==> flow/design.v <==
`timescale 10ns / 1ps
module Uart(input clock, 
				input Rx, 
				input Tx_Start, 
				input [7:0] Tx_data, 
				output wire [7:0] Rx_data, 
				output wire Tx,
				output wire error ,
				output wire Tx_Busy);
	rx Receiver(	.clock(clock), .rx_in(Rx), .error(error), .Rx(Rx_data));
	tx Transmitter( .Data_to_send(Tx_data), .Tx_Start(Tx_Start),	.clock(clock),	.Tx(Tx), .Tx_Busy(Tx_Busy));
endmodule
`timescale 10ns / 1ps
module rx(input clock , input rx_in, output reg error, output reg [7:0]Rx );
		parameter Idle_state = 2'b00;		 
		parameter Data_state = 2'b01;
		parameter Parity_state=2'b10;
		reg [1:0]state = Idle_state;
		reg [2:0]counter=3'b000;
		reg [7:0]data_received=8'b00000000;
		reg [8:0] clk_per_bit_counter = 9'd433;    
		always@(posedge clock)
		begin
			case(state)
				Idle_state:				 
				begin
						if(rx_in == 1'b0) 						 
						begin
							clk_per_bit_counter<= clk_per_bit_counter-1'b1;
							if(clk_per_bit_counter == 0)		 
							begin
								clk_per_bit_counter <=9'd433;
								state<=Data_state;	
							end
						end
						else state<= Idle_state;
				end
				Data_state:			 
				begin
						clk_per_bit_counter<= clk_per_bit_counter-1'b1;
						if(clk_per_bit_counter == 0)
						begin
							clk_per_bit_counter <=9'd433;
							counter <= counter + 3'b001;		 
							if(counter == 3'b111) 	
							begin 
								state<=Parity_state;	 
								counter<= 3'b000;
							end
						end
						else 
						begin
							data_received[counter] <= rx_in;	 
						end
				end
				Parity_state:		 
				begin
							if(rx_in == ^data_received)
							begin	
								error<=1'b0;			
								Rx<= data_received;		 
							end
							else 
							begin
								error <=1'b1;	 
							end
							state<= Idle_state;
							data_received<=8'b00000000;		 
						end
				default: 
					begin 
					state<=Idle_state;
					end
			endcase
		end
endmodule
`timescale 10ns / 1ps
module tx(input [7:0] Data_to_send, input Tx_Start, input clock, output reg Tx, output reg Tx_Busy     );
		parameter Idle_state = 2'b00;	 
		parameter StartBit_state = 2'b01;
		parameter Data_state = 2'b10;
		parameter Parity_state=2'b11;
		reg [1:0]state = Idle_state;
		reg [2:0]counter=3'b000;
		reg [8:0] clk_per_bit_counter = 9'd433;    
		always@(posedge clock)
			begin
			case(state)
				Idle_state:
				begin
						Tx<= 1'b1;
						Tx_Busy<=1'b0;
						if(Tx_Start==1'b1)		 
						begin
							state<= StartBit_state;
							Tx_Busy<=1'b1;
						end
				end
				StartBit_state:
				begin
						Tx<=1'b0;						 
						clk_per_bit_counter <= clk_per_bit_counter-1'b1;
						if(clk_per_bit_counter == 9'd0)
						begin
							clk_per_bit_counter <=9'd433;
							state<=Data_state;		
						end	
				end
				Data_state:
				begin	
						Tx <= Data_to_send[counter];				 
						clk_per_bit_counter <= clk_per_bit_counter-1'b1;
						if(clk_per_bit_counter == 9'd0)
						begin
								clk_per_bit_counter <=9'd433;
								counter <= counter + 3'b001;
								if(counter == 3'b111) 
								begin 
									state<=Parity_state;
									counter<= 3'b000;
								end
						end	
				end
				Parity_state:
				begin
						Tx<= ^Data_to_send;			 
						clk_per_bit_counter <= clk_per_bit_counter-1'b1;
						if(clk_per_bit_counter-1 == 9'd0)
							begin
								clk_per_bit_counter <=9'd433;
								state<= Idle_state;
							end	
				end
				default: 
					begin 
						state<= Idle_state;
					end
			endcase
		end
endmodule
# Step by step through the tools: Uart

The steps from the RTL of Uart to its reports follow in flow order.
Line numbers count from 1 in the design file above.
A cell with -- has no value.

Top module: Uart
Clock port: clock
Library: sky130hd
Library corner: tt_025C_1v80

# Word-level counts

Yosys after proc, flatten, opt, wreduce and memory -nomap, before mapping. Memory bits, and registers merged into a memory's read port (data or address), are not among the register bits. Print and check cells are not counted.

Bits in registers: 47
Bits of input ports: 11
Output and inout port bits: 11
Elaborated cells: 82

Add/sub/neg operators: 6
Eq/ne operators: 18
Shift-type cells: 3
Muxes and demuxes: 22
Bitwise gates (word level): 3
Reductions and logical operators: 19

Operators by type and width:

| cell                                                                   | number |
| 9-bit parallel mux with 2-bit select                                   | 2 |
| 9-bit two-way mux                                                      | 4 |
| 32-bit logical NOT                                                     | 1 |
| 9-bit by 1-bit subtractor with 9-bit output (second input constant)    | 2 |
| 9-bit logical NOT                                                      | 2 |
| 2-bit two-way mux                                                      | 9 |
| 8-bit XOR reduction                                                    | 2 |
| 8-bit parallel mux with 2-bit select                                   | 1 |
| 2-bit by 1-bit != test with 1-bit output (second input constant)       | 6 |
| 2-bit AND reduction                                                    | 5 |
| 9-bit by 1-bit subtractor with 10-bit output (second input constant)   | 1 |
| 1-bit by 4-bit variable shift with 8-bit output                        | 1 |
| 1-bit by 4-bit variable shift with 8-bit output (first input constant) | 1 |
| 8-bit by 3-bit variable part select with 1-bit output                  | 1 |
| 8-bit AND                                                              | 1 |
| 8-bit OR                                                               | 1 |
| 8-bit NOT                                                              | 1 |
| 2-bit parallel mux with 4-bit select                                   | 1 |
| 8-bit two-way mux                                                      | 1 |
| 2-bit equality test (second input constant)                            | 3 |
| 2-bit != test (second input constant)                                  | 3 |
| 3-bit by 1-bit adder with 3-bit output (second input constant)         | 2 |
| 3-bit equality test (second input constant)                            | 2 |
| 6-bit AND reduction                                                    | 1 |
| 2-bit by 1-bit equality test with 1-bit output (second input constant) | 2 |
| 2-bit logical NOT                                                      | 2 |
| 2-bit nonzero test                                                     | 2 |
| 3-bit negator with 4-bit output                                        | 1 |

Not listed: further kinds 9, cells in them 10.

# Depth

Yosys ltp: most cells in a row. Word level: on the elaborated netlist, between registers, memories and ports. Mapped: between sequential cells and ports; inverters and the memories' decode and read muxes count.

Depth after elaboration: 7
ABC_AREA: 0
Mapped depth: 7
Mapped depth without buffers: 7

# After synthesis

The flow's flattened synthesis, as Yosys stat reports it; memories are mapped. The netlist is that of the ABC_AREA named above (0 if unset); the other value can give another one.
The area totals of this step are shown rounded.

Cell types:

| cell type                 | number |
| sky130_fd_sc_hd__edfxtp_1 | 46 |
| sky130_fd_sc_hd__ha_1     | 16 |
| sky130_fd_sc_hd__xnor2_1  | 19 |
| sky130_fd_sc_hd__nor2_1   | 27 |
| sky130_fd_sc_hd__nand2_1  | 22 |
| sky130_fd_sc_hd__xor2_1   | 7 |
| sky130_fd_sc_hd__inv_1    | 15 |
| sky130_fd_sc_hd__mux2i_1  | 5 |
| sky130_fd_sc_hd__mux4_2   | 2 |
| sky130_fd_sc_hd__nor3_1   | 9 |
| sky130_fd_sc_hd__a21oi_1  | 8 |
| sky130_fd_sc_hd__nand3_1  | 5 |
| sky130_fd_sc_hd__nor2b_1  | 4 |
| sky130_fd_sc_hd__a31oi_4  | 1 |
| sky130_fd_sc_hd__dfxtp_1  | 1 |
| sky130_fd_sc_hd__nor4_1   | 3 |
| sky130_fd_sc_hd__or3_1    | 3 |
| sky130_fd_sc_hd__a22oi_1  | 2 |

Not listed: further types 29, cells in them 35.

Mapped cells: 230
Mapped area: 2640 µm²
Sequential part of the area: 1400 µm²
Mapped flip-flops: 47

By module: a second synthesis without flattening, with its own total; a netlist apart from the flattened one above.

Cell total of the unflattened synthesis: 232
Area total of the unflattened synthesis: 2710 µm²

Rows give one instance, submodules left out.

By module:

| module | instances | cells | area (µm²) | seq. area (µm²) |
| rx     | 1         | 135   | 1620       | 931 |
| tx     | 1         | 97    | 1100       | 470 |
| Uart   | 1         | 0     | 0.0        | 0.0 |

# Path before layout

Path of least setup slack by OpenSTA after synthesis, without wires, with an ideal clock, recovery checks aside; 20% of the period is set as input and as output delay. Where synthesis merged equal registers, the netlist keeps one of their names.

Path kind: register -> register
From: reg Transmitter.clk_per_bit_counter[0]
To: reg Transmitter.state[0]
Clock period: 3.2 ns
Library setup time: 0.305 ns
Arrival: 1.867 ns
Required time: 2.895 ns
Slack: 1.028 ns
Path delay: 2.172 ns
Stages: 8
Path buffers: 0
Period reached after synthesis: 2.172 ns

"path delay" = arrival - input delay + setup time.
"stages" counts driving pins, that of a launching flip-flop among them; a cell with two outputs on the path counts twice.
"period reached after synthesis" is the clock period less the worst setup slack; recovery checks do not enter. This is arithmetic on one report: input and output delays are still those of the set period (20% each).
The rows between start and end are the longest chain of elaborated cells between them; the timing report does not say that the signal goes this way. Where chains are equally long, one stands for them.
Each line given opens the expression or statement behind the cell; cells for indexed reads and writes are added by Yosys, which also makes memories of some case tables.
At most two assigning lines are given for a register; there are more.
Only ways into the end's enable, where the timed path ends, are counted here.

Cells stage by stage: sky130_fd_sc_hd__edfxtp_1 -> sky130_fd_sc_hd__inv_1 -> sky130_fd_sc_hd__ha_1 -> sky130_fd_sc_hd__or3b_4 -> sky130_fd_sc_hd__or4_4 -> sky130_fd_sc_hd__o21ai_2 -> sky130_fd_sc_hd__o211ai_1 -> sky130_fd_sc_hd__a21oi_2
Length of the longest elaborated chain: 4

RTL lines, path post-synthesis:

| what                                         | RTL line | text |
| from (decl)                                  | 85       | `reg [8:0] clk_per_bit_counter = 9'd433;` |
| from (assign)                                | 102      | `clk_per_bit_counter <= clk_per_bit_counter-1'b1;` |
| from (assign)                                | 112      | `clk_per_bit_counter <= clk_per_bit_counter-1'b1;` |
| 9-bit by 1-bit subtractor with 10-bit output | 128      | `if(clk_per_bit_counter-1 == 9'd0)` |
| 32-bit logical NOT                           | 128      |  |
| 2-bit by 1-bit != test with 1-bit output     | --       |  |
| 6-bit AND reduction                          | --       |  |
| to (assign)                                  | 131      | `state<= Idle_state;` |
| to (assign)                                  | 136      | `state<= Idle_state;` |
| to (decl)                                    | 83       | `reg [1:0]state = Idle_state;` |

# Worst path after layout

From the final timing report of job 1: the path of least setup slack in the routed layout; clock arrival at registers is part of the times.

Path kind: register -> register
From: reg Transmitter.clk_per_bit_counter[1]
To: reg Transmitter.state[0]
Clock period: 1.47 ns
Library setup time: 0.29 ns
Arrival: 2.13 ns
Required time: 1.48 ns
Slack: -0.65 ns
Stages: 8
Path buffers: 0

The rows between start and end are the longest chain of elaborated cells between them; the timing report does not say that the signal goes this way. Where chains are equally long, one stands for them.
At most two assigning lines are given for a register; there are more.
Only ways into the end's enable, where the timed path ends, are counted here.

Cells stage by stage: sky130_fd_sc_hd__edfxtp_1 -> sky130_fd_sc_hd__inv_2 -> sky130_fd_sc_hd__ha_4 -> sky130_fd_sc_hd__or3b_4 -> sky130_fd_sc_hd__or4_4 -> sky130_fd_sc_hd__o21ai_2 -> sky130_fd_sc_hd__o211ai_1 -> sky130_fd_sc_hd__a21oi_2
Length of the longest elaborated chain: 4

RTL lines, path after layout:

| what                                         | RTL line | text |
| from (decl)                                  | 85       | `reg [8:0] clk_per_bit_counter = 9'd433;` |
| from (assign)                                | 102      | `clk_per_bit_counter <= clk_per_bit_counter-1'b1;` |
| from (assign)                                | 112      | `clk_per_bit_counter <= clk_per_bit_counter-1'b1;` |
| 9-bit by 1-bit subtractor with 10-bit output | 128      | `if(clk_per_bit_counter-1 == 9'd0)` |
| 32-bit logical NOT                           | 128      |  |
| 2-bit by 1-bit != test with 1-bit output     | --       |  |
| 6-bit AND reduction                          | --       |  |
| to (assign)                                  | 131      | `state<= Idle_state;` |
| to (assign)                                  | 136      | `state<= Idle_state;` |
| to (decl)                                    | 83       | `reg [1:0]state = Idle_state;` |

==> results <==
Measured data: module Uart, platform sky130hd, 2 stored runs of the flow under differing settings, order arbitrary. Input and output delays are each 20% of the period that was set; the output load is 0.01 pF.
"clock period reached": clock period set for the run, less the worst setup slack. It is reckoned from that one timing run; input and output delays stay at 20% of the period that was set.
Values from the reports are rounded here.
Among the settings, n/a means not set for that run.

| item                                      | job 1  | job 2 |
| period_ns                                 | 1.47   | 2.37  |
| CORE_UTILIZATION                          | 49     | 54    |
| PLACE_DENSITY                             | 0.78   | n/a   |
| CORE_ASPECT_RATIO                         | 1.51   | n/a   |
| CELL_PAD_IN_SITES_GLOBAL_PLACEMENT        | 1      | n/a   |
| ABC_AREA                                  | 0      | n/a   |
| GPL_TIMING_DRIVEN                         | 0      | n/a   |
| CTS_CLUSTER_DIAMETER                      | 334    | n/a   |
| CAP_MARGIN                                | 20     | 20    |
| CORE_MARGIN                               | 2      | 2     |
| SLEW_MARGIN                               | 20     | 20    |
| sum of negative setup slack (ns)          | -10.7  | 0.000 |
| worst hold slack in the final report (ns) | 0.495  | 0.519 |
| clock period reached (ns)                 | 2.124  | 2.224 |
| synthesized cell area (µm²)               | 2640   | 2640  |
| overall die area (µm²)                    | 6010   | 5470  |
| standard-cell area after layout (µm²)     | 3570   | 3030  |
| setup slack of the worst path (ns)        | -0.654 | 0.146 |
